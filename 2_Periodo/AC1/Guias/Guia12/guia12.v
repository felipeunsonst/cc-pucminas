==> flow/design.v <==
module RAM1x4(
    input clk,
    input clr,
    input rw,
    input addr,
    input [3:0] data_in,
    output reg [3:0] data_out
);
    reg [3:0] mem;
    always @(posedge clk or posedge clr) begin
        if (clr)
            mem <= 4'b0000;
        else if (addr && rw)  
            mem <= data_in;
    end
    always @(negedge clk) begin
        if (addr && !rw)  
            data_out <= mem;
        else
            data_out <= 4'bz;
    end
endmodule
module RAM1x8(
    input clk,
    input clr,
    input rw,
    input addr,
    input [7:0] data_in,
    output [7:0] data_out
);
    wire [3:0] low, high;
    RAM1x4 low_bits(clk, clr, rw, addr, data_in[3:0], low);
    RAM1x4 high_bits(clk, clr, rw, addr, data_in[7:4], high);
    assign data_out = {high, low};
endmodule
module RAM2x8(
    input clk,
    input clr,
    input rw,
    input [0:0] addr,
    input [7:0] data_in,
    output [7:0] data_out
);
    wire [7:0] out0, out1;
    RAM1x8 ram0(clk, clr, rw & ~addr, 1'b1, data_in, out0);
    RAM1x8 ram1(clk, clr, rw &  addr, 1'b1, data_in, out1);
    assign data_out = addr ? out1 : out0;
endmodule
module RAM4x8(
    input clk,
    input clr,
    input rw,
    input [1:0] addr,
    input [7:0] data_in,
    output [7:0] data_out
);
    wire [7:0] out0, out1;
    RAM2x8 ram0(clk, clr, rw & ~addr[1], addr[0], data_in, out0);
    RAM2x8 ram1(clk, clr, rw &  addr[1], addr[0], data_in, out1);
    assign data_out = addr[1] ? out1 : out0;
endmodule
module RAM8x8(
    input clk,
    input clr,
    input rw,
    input [2:0] addr,
    input [7:0] data_in,
    output [7:0] data_out
);
    wire [7:0] out0, out1;
    RAM4x8 ram0(clk, clr, rw & ~addr[2], addr[1:0], data_in, out0);
    RAM4x8 ram1(clk, clr, rw &  addr[2], addr[1:0], data_in, out1);
    assign data_out = addr[2] ? out1 : out0;
endmodule
module RAM4x16(
    input clk,
    input clr,
    input rw,
    input [1:0] addr,
    input [15:0] data_in,
    output [15:0] data_out
);
    wire [7:0] out_low, out_high;
    RAM4x8 ram_low(clk, clr, rw, addr, data_in[7:0], out_low);
    RAM4x8 ram_high(clk, clr, rw, addr, data_in[15:8], out_high);
    assign data_out = {out_high, out_low};
endmodule
module RAM8x16(
    input clk,
    input clr,
    input rw,
    input [2:0] addr,
    input [15:0] data_in,
    output [15:0] data_out
);
    wire [15:0] out0, out1;
    RAM4x16 ram0(clk, clr, rw & ~addr[2], addr[1:0], data_in, out0);
    RAM4x16 ram1(clk, clr, rw &  addr[2], addr[1:0], data_in, out1);
    assign data_out = addr[2] ? out1 : out0;
endmodule
* Reports on RAM8x16
Tool output for the design above, in the order of the flow.
Lines are those of the file above, counted from 1.
Operators carry their Yosys type and port widths (W data, S select, Z words).
Cell names lack the library's common part.
Not given: n/a
- Design top :: RAM8x16
- Clock input :: clk
- Cell library :: sky130hd
- Timing corner :: tt_025C_1v80

* Word level
Yosys after proc, flatten, opt, wreduce and memory -nomap, before mapping. Enables and synchronous resets that opt folds into registers are not counted as muxes. Memory bits, and registers merged into a memory's read port (data or address), are not among the register bits. Print and check cells are not counted. Equal cells are merged and count once.
- Flip-flop bits (word level) :: 256
- Word width x clocked read ports :: 0
- Memories kept :: 0
- Word-level cells :: 126
- Bits in latches :: 0
- Output and inout port bits :: 16
- Bits in read-only memories :: 0
- Memory bits (writable) :: 0
- Muxes and demuxes :: 45
- Shift-type cells :: 0
- Reduce/logical cells :: 0
- Div/mod/pow operators :: 0
- Bitwise gates (word level) :: 17
- Multipliers :: 0
- Eq/ne operators :: 0
- Add/subtract/negate cells :: 0
- $lt $le $gt $ge :: 0
** Operator list (number)
- $mux W4 :: 32
- $mux W8 :: 12
- $mux W16 :: 1
- $and A1 B1 Y1 :: 14
- $not A1 Y1 :: 3

* Logic depth
Yosys ltp: most cells in a row. Word level: on the elaborated netlist, between registers, memories and ports. Mapped: between sequential cells and ports; inverters and the memories' decode and read muxes count.
- Depth in word-level cells :: 5
- ABC_AREA :: 0
- Depth in mapped cells :: 5

* Netlist
Source: synth_stat.txt of the flow (Yosys; design flattened, memories mapped). It holds for the ABC_AREA given above (unset counts as 0); a run with the other value may have another netlist.
The area totals of this step are shown rounded.
** Cell types
- dfrtp_1 :: number 128, area in all 3.2E+03 um^2
- dfxtp_1 :: number 128, area in all 2.56E+03 um^2
- mux2_2 :: number 139, area in all 1.57E+03 um^2
- mux4_1 :: number 23, area in all 604.33 um^2
- mux4_2 :: number 9, area in all 202.694 um^2
- nand4b_4 :: number 3, area in all 71.318 um^2
- buf_2 :: number 13, area in all 65.062 um^2
- mux2_1 :: number 5, area in all 56.304 um^2
- buf_6 :: number 4, area in all 45.043 um^2
- and4bb_2 :: number 3, area in all 37.536 um^2
- buf_4 :: number 4, area in all 30.029 um^2
- nor4b_4 :: number 1, area in all 23.773 um^2
- nand4_4 :: number 1, area in all 21.27 um^2
- buf_8 :: number 1, area in all 15.014 um^2
- inv_1 :: number 2, area in all 7.507 um^2
- Cell count :: 464
- Flip-flop cells :: 256
- Synthesis area :: 8510 um^2
- Buffers :: 22
The figures by module come from a second, unflattened synthesis with its own total; it is not the netlist above.
- Cells (unflattened synthesis) :: 640
- Area (unflattened synthesis) :: 10200 um^2
Each row is one instance without its submodules.
** By module
- RAM1x4 :: area 254 um^2, cells 15, seq. area 180 um^2, instances 32
- RAM2x8 :: area 151 um^2, cells 12, seq. area 0.0 um^2, instances 8
- RAM4x8 :: area 148 um^2, cells 11, seq. area 0.0 um^2, instances 4
- RAM8x16 :: area 258 um^2, cells 20, seq. area 0.0 um^2, instances 1
- RAM1x8 :: area 0.0 um^2, cells 0, seq. area 0.0 um^2, instances 16
- RAM4x16 :: area 0.0 um^2, cells 0, seq. area 0.0 um^2, instances 2

Appendix: measured runs

Measured data: module RAM8x16, platform sky130hd, 2 stored runs of the flow under differing settings, order arbitrary. Input and output delays are each 20% of the period that was set; the output load is 0.01 pF.
Results are given in rounded form.

** Run 1
- Settings :: period_ns=5.06; CORE_UTILIZATION=36; SETUP_SLACK_MARGIN=1.01; PLACE_DENSITY_LB_ADDON=0.08; CELL_PAD_IN_SITES_GLOBAL_PLACEMENT=0; CELL_PAD_IN_SITES_DETAIL_PLACEMENT=1; TNS_END_PERCENT=60; ABC_AREA=0; GPL_ROUTABILITY_DRIVEN=1; MIN_ROUTING_LAYER=met1; MAX_ROUTING_LAYER=met4; CAP_MARGIN=20; CORE_MARGIN=2; SLEW_MARGIN=20
- Post-route utilization :: 0.456
- Worst hold slack in the final report :: 0.491 ns
- Total die area :: 24,900 um^2
- Area of the synthesized netlist :: 8,510 um^2
- Total negative slack :: -3.57 ns
- Lowest setup slack :: -0.260 ns

** Run 2
- Settings :: period_ns=3.91; CORE_UTILIZATION=38; SETUP_SLACK_MARGIN=0.22; PLACE_DENSITY=0.9; CORE_ASPECT_RATIO=1.99; CORE_MARGIN=9; CELL_PAD_IN_SITES_GLOBAL_PLACEMENT=0; GPL_TIMING_DRIVEN=1; GPL_ROUTABILITY_DRIVEN=1; CTS_CLUSTER_SIZE=43; MIN_ROUTING_LAYER=met2; CAP_MARGIN=20; SLEW_MARGIN=20
- Post-route utilization :: 0.476
- Worst hold slack in the final report :: 0.490 ns
- Total die area :: 28,400 um^2
- Area of the synthesized netlist :: 8,510 um^2
- Total negative slack :: -8.99 ns
- Lowest setup slack :: -0.638 ns
